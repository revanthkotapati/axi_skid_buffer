==> flow/design.v <==
module skid_buffer #(
    parameter SKID_DATA_WIDTH = 32   
) (
    input  logic                        clk,         
    input  logic                        reset,      
    input  logic                        s_valid,    
    input  logic [SKID_DATA_WIDTH-1:0]  s_data,     
    output logic                        s_ready,    
    output logic                        m_valid,
    output logic [SKID_DATA_WIDTH-1:0]  m_data,  
    input  logic                        m_ready    
);
    logic [SKID_DATA_WIDTH-1:0] skid_data;  
    logic                       skid_valid; 
    always_ff @(posedge clk) begin
        if (reset) begin
            skid_data  <= '0;
            skid_valid <= 1'b0;
        end else begin
            if (!m_ready && !skid_valid && s_valid) begin
                skid_data  <= s_data;
                skid_valid <= 1'b1;
            end else if (m_ready && skid_valid) begin
                skid_data  <= '0;
                skid_valid <= 1'b0;
            end
        end
    end
    always_ff @(posedge clk) begin
        if (reset) begin
            m_data  <= '0;
            m_valid <= 1'b0;
        end else begin
            if (m_ready && skid_valid) begin
                m_data  <= skid_data;
                m_valid <= 1'b1;
            end else if (m_ready && !skid_valid && s_valid) begin
                m_data  <= s_data;
                m_valid <= 1'b1;
            end else begin
                if (!m_ready) begin
                    m_valid <= m_valid;
                    m_data  <= m_data;
                    end
                else
                    m_valid <= 1'b0;
                    m_data <= m_data; 
            end
        end
    end
    assign s_ready = m_ready || !skid_valid;
endmodule
* Tool chain data of skid_buffer *
Tool output for the design above, in the order of the flow.
Line numbers count from 1 in the design file above.
Operators: Yosys type, input widths -> output width; for muxes data width and select width s.
The mark - stands for no value.

inputs
  design top = skid_buffer
  clock port = clk
  library = sky130hd
  library corner = tt_025C_1v80

* Word level *
Source: Yosys, flattened and elaborated, memories not mapped. Widths are those after wreduce. Registers that Yosys merges into a memory's read port (data or address) are not register bits. Print and check cells do not count. Equal cells are merged and count once.

bit counts
  flip-flop bits (word level) = 66
  bits in latches = 0
  RAM bits = 0
  ROM bits = 0
  word width x clocked read ports = 0
  memory cells = 0
  input port bits = 36
  output and inout bits = 34
  word-level cells = 24

cells by class
  $add $sub $neg = 0
  $mul = 0
  div/mod/pow operators = 0
  order comparisons = 0
  equality and inequality tests = 0
  shift-type cells = 0
  mux-type cells = 9
  bitwise gates (word level) = 0
  reduce/logical cells = 11

operators with widths
  kind               number
  $mux 32            4
  $logic_and 1x1->1  5
  $mux 1             5
  $reduce_bool 2->1  2
  $reduce_bool 3->1  1
  $logic_not 1->1    2
  $logic_or 1x1->1   1

* Depth *
Yosys ltp: most cells in a row. Word level: on the elaborated netlist, between registers, memories and ports. Mapped: between sequential cells and ports; inverters and the memories' decode and read muxes count.

depth
  word-level depth = 5
  ABC_AREA = 0
  mapped depth = 6
  gate-level depth less buffers = 3

* After synthesis *
Source: synth_stat.txt of the flow (Yosys; design flattened, memories mapped). It holds for the ABC_AREA given above (unset counts as 0); a run with the other value may have another netlist.
The area totals of this step are shown rounded.

synthesis totals
  cell count = 296
  chip area (Yosys) = 2520 sq um
  sequential area = 1320 sq um
  mapped flip-flops = 66
  buffers = 28

cell types
  cell                       number  area in all (sq um)
  sky130_fd_sc_hd__dfxtp_1   66      1.32E+03
  sky130_fd_sc_hd__a21oi_1   64      320.307
  sky130_fd_sc_hd__nand2b_1  33      206.448
  sky130_fd_sc_hd__o22ai_1   32      200.192
  sky130_fd_sc_hd__nand3_1   32      160.154
  sky130_fd_sc_hd__nand2_1   33      123.869
  sky130_fd_sc_hd__clkbuf_1  20      75.072
  sky130_fd_sc_hd__buf_6     3       33.782
  sky130_fd_sc_hd__buf_2     5       25.024
  sky130_fd_sc_hd__or3b_1    2       17.517
  sky130_fd_sc_hd__nor3b_2   1       12.512
  sky130_fd_sc_hd__a211oi_1  1       7.507
  sky130_fd_sc_hd__nand3b_1  1       7.507
  sky130_fd_sc_hd__nor2_1    2       7.507
  sky130_fd_sc_hd__nor3_1    1       5.005

* Worst setup path after synthesis *
Source: OpenSTA report_checks on the synthesized netlist (no wires, ideal clock, input and output delay 20% of the period each), path of least setup slack; recovery checks are left aside. Register names are those of the netlist, which keeps one name where synthesis merged equal registers.

timing post-synthesis
  kind = input to register
  start = input port m_ready
  end = register skid_data[1]
  clock period = 1.85 ns
  external input delay = 0.370 ns
  setup time = 0.132 ns
  time at the first pin = 0.370 ns
  arrival time = 1.275 ns
  data required time = 1.718 ns
  slack = 0.442 ns
  delay of the path = 1.037 ns
  stages on the path = 6
  buffers on the path = 3
  period reached after synthesis = 1.408 ns

"delay of the path" is the arrival time less input delay plus setup time.
"stages on the path" counts driving pins, that of a launching flip-flop among them; a cell with two outputs on the path counts twice.
"period reached after synthesis" = period - worst setup slack (recovery checks aside). The figure is calculated, with input and output delays left at 20% of the set period.
The rows between start and end are the longest chain of elaborated cells between them; the timing report does not say that the signal goes this way. Where chains are equally long, one stands for them.
Each line given opens the expression or statement behind the cell; cells for indexed reads and writes are added by Yosys, which also makes memories of some case tables.
A register here has more assigning lines than the two given.

on the way, post-synthesis
  cell sequence = sky130_fd_sc_hd__buf_2 > sky130_fd_sc_hd__or3b_1 > sky130_fd_sc_hd__clkbuf_1 > sky130_fd_sc_hd__buf_2 > sky130_fd_sc_hd__nand3_1 > sky130_fd_sc_hd__a21oi_1
  cells in the longest elaborated chain = 4
  elaborated cells on any way between the ends = 7
  classes of those cells = mux: 2; reduce/logical: 5

RTL lines, path post-synthesis
  what                            line  source
  start: declaration              11    input  logic                        m_ready
  $logic_not 1->1                 20    if (!m_ready && !skid_valid && s_valid) begin
  $logic_and 1x1->1 (2 in a row)  20
  $mux 32                         20
  end: assignment                 17    skid_data  <= '0;
  end: assignment                 21    skid_data  <= s_data;
  end: declaration                13    logic [SKID_DATA_WIDTH-1:0] skid_data;

* Path in the finished layout *
Path of least setup slack in the final report of entry A (OpenROAD, finished layout, wires in). Where an end is a register, its clock arrival counts in the times.

timing after layout
  kind = input to output
  start = input port m_ready
  end = output port s_ready
  clock period = 2.35 ns
  external input delay = 0.47 ns
  external output delay = 0.47 ns
  time at the first pin = 0.47 ns
  arrival time = 1.60 ns
  data required time = 1.88 ns
  slack = 0.28 ns
  stages on the path = 3
  buffers on the path = 2

The rows between start and end are the longest chain of elaborated cells between them; the timing report does not say that the signal goes this way. Where chains are equally long, one stands for them.

on the way, after layout
  cell sequence = sky130_fd_sc_hd__clkdlybuf4s50_1 > sky130_fd_sc_hd__nand2b_1 > sky130_fd_sc_hd__clkdlybuf4s50_1
  cells in the longest elaborated chain = 1
  elaborated cells on any way between the ends = 1
  RTL lines with such cells = 1
  classes of those cells = reduce/logical: 1

RTL lines, path after layout
  what                line  source
  start: declaration  11    input  logic                        m_ready
  $logic_or 1x1->1    51    assign s_ready = m_ready || !skid_valid;
  end: declaration    8     output logic                        s_ready,

# Flow runs of skid_buffer

Top module skid_buffer; platform sky130hd; tools Yosys and OpenROAD; 2 stored runs in no particular order. Input and output delays are each 20% of the period that was set; the output load is 0.01 pF.
"clock period achieved" means the clock period less the worst setup slack. The figure is calculated, with input and output delays left at 20% of the set period.
"time on the worst setup path" = time allowed to the worst setup path (clock period - input delay - output delay, where it has them) - its slack; a late launch clock adds to it, a late capture clock takes from it.
Values from the reports are rounded here.
A setting shown as -- is not set for that run.
Among the results, -- means that no value is shown for the run.

name                                      entry A          entry B
period_ns                                 2.35             2.43
CORE_UTILIZATION                          51               43
SETUP_SLACK_MARGIN                        -0.12            0.08
PLACE_DENSITY_LB_ADDON                    0.26             0.21
CORE_ASPECT_RATIO                         1.11             --
CTS_CLUSTER_SIZE                          99               --
CAP_MARGIN                                20               20
CORE_MARGIN                               2                2
SLEW_MARGIN                               20               20
HOLD_SLACK_MARGIN                         --               0.07
CELL_PAD_IN_SITES_GLOBAL_PLACEMENT        --               1
CELL_PAD_IN_SITES_DETAIL_PLACEMENT        --               2
MAX_ROUTING_LAYER                         --               met5
Yosys chip area after synthesis (sq um)   2520             --
total die area (sq um)                    5530             --
standard-cell area after routing (sq um)  3460             --
utilization in the final report           0.738            --
setup slack of the worst path (ns)        0.281            --
post-route setup TNS (ns)                 0.000            --
smallest hold slack (ns)                  0.468            --
clock period achieved (ns)                2.069            --
time on the worst setup path (ns)         1.13             --
worst setup path kind                     input to output  --

Entry B: stopped before the end: placement reported DPL-0033
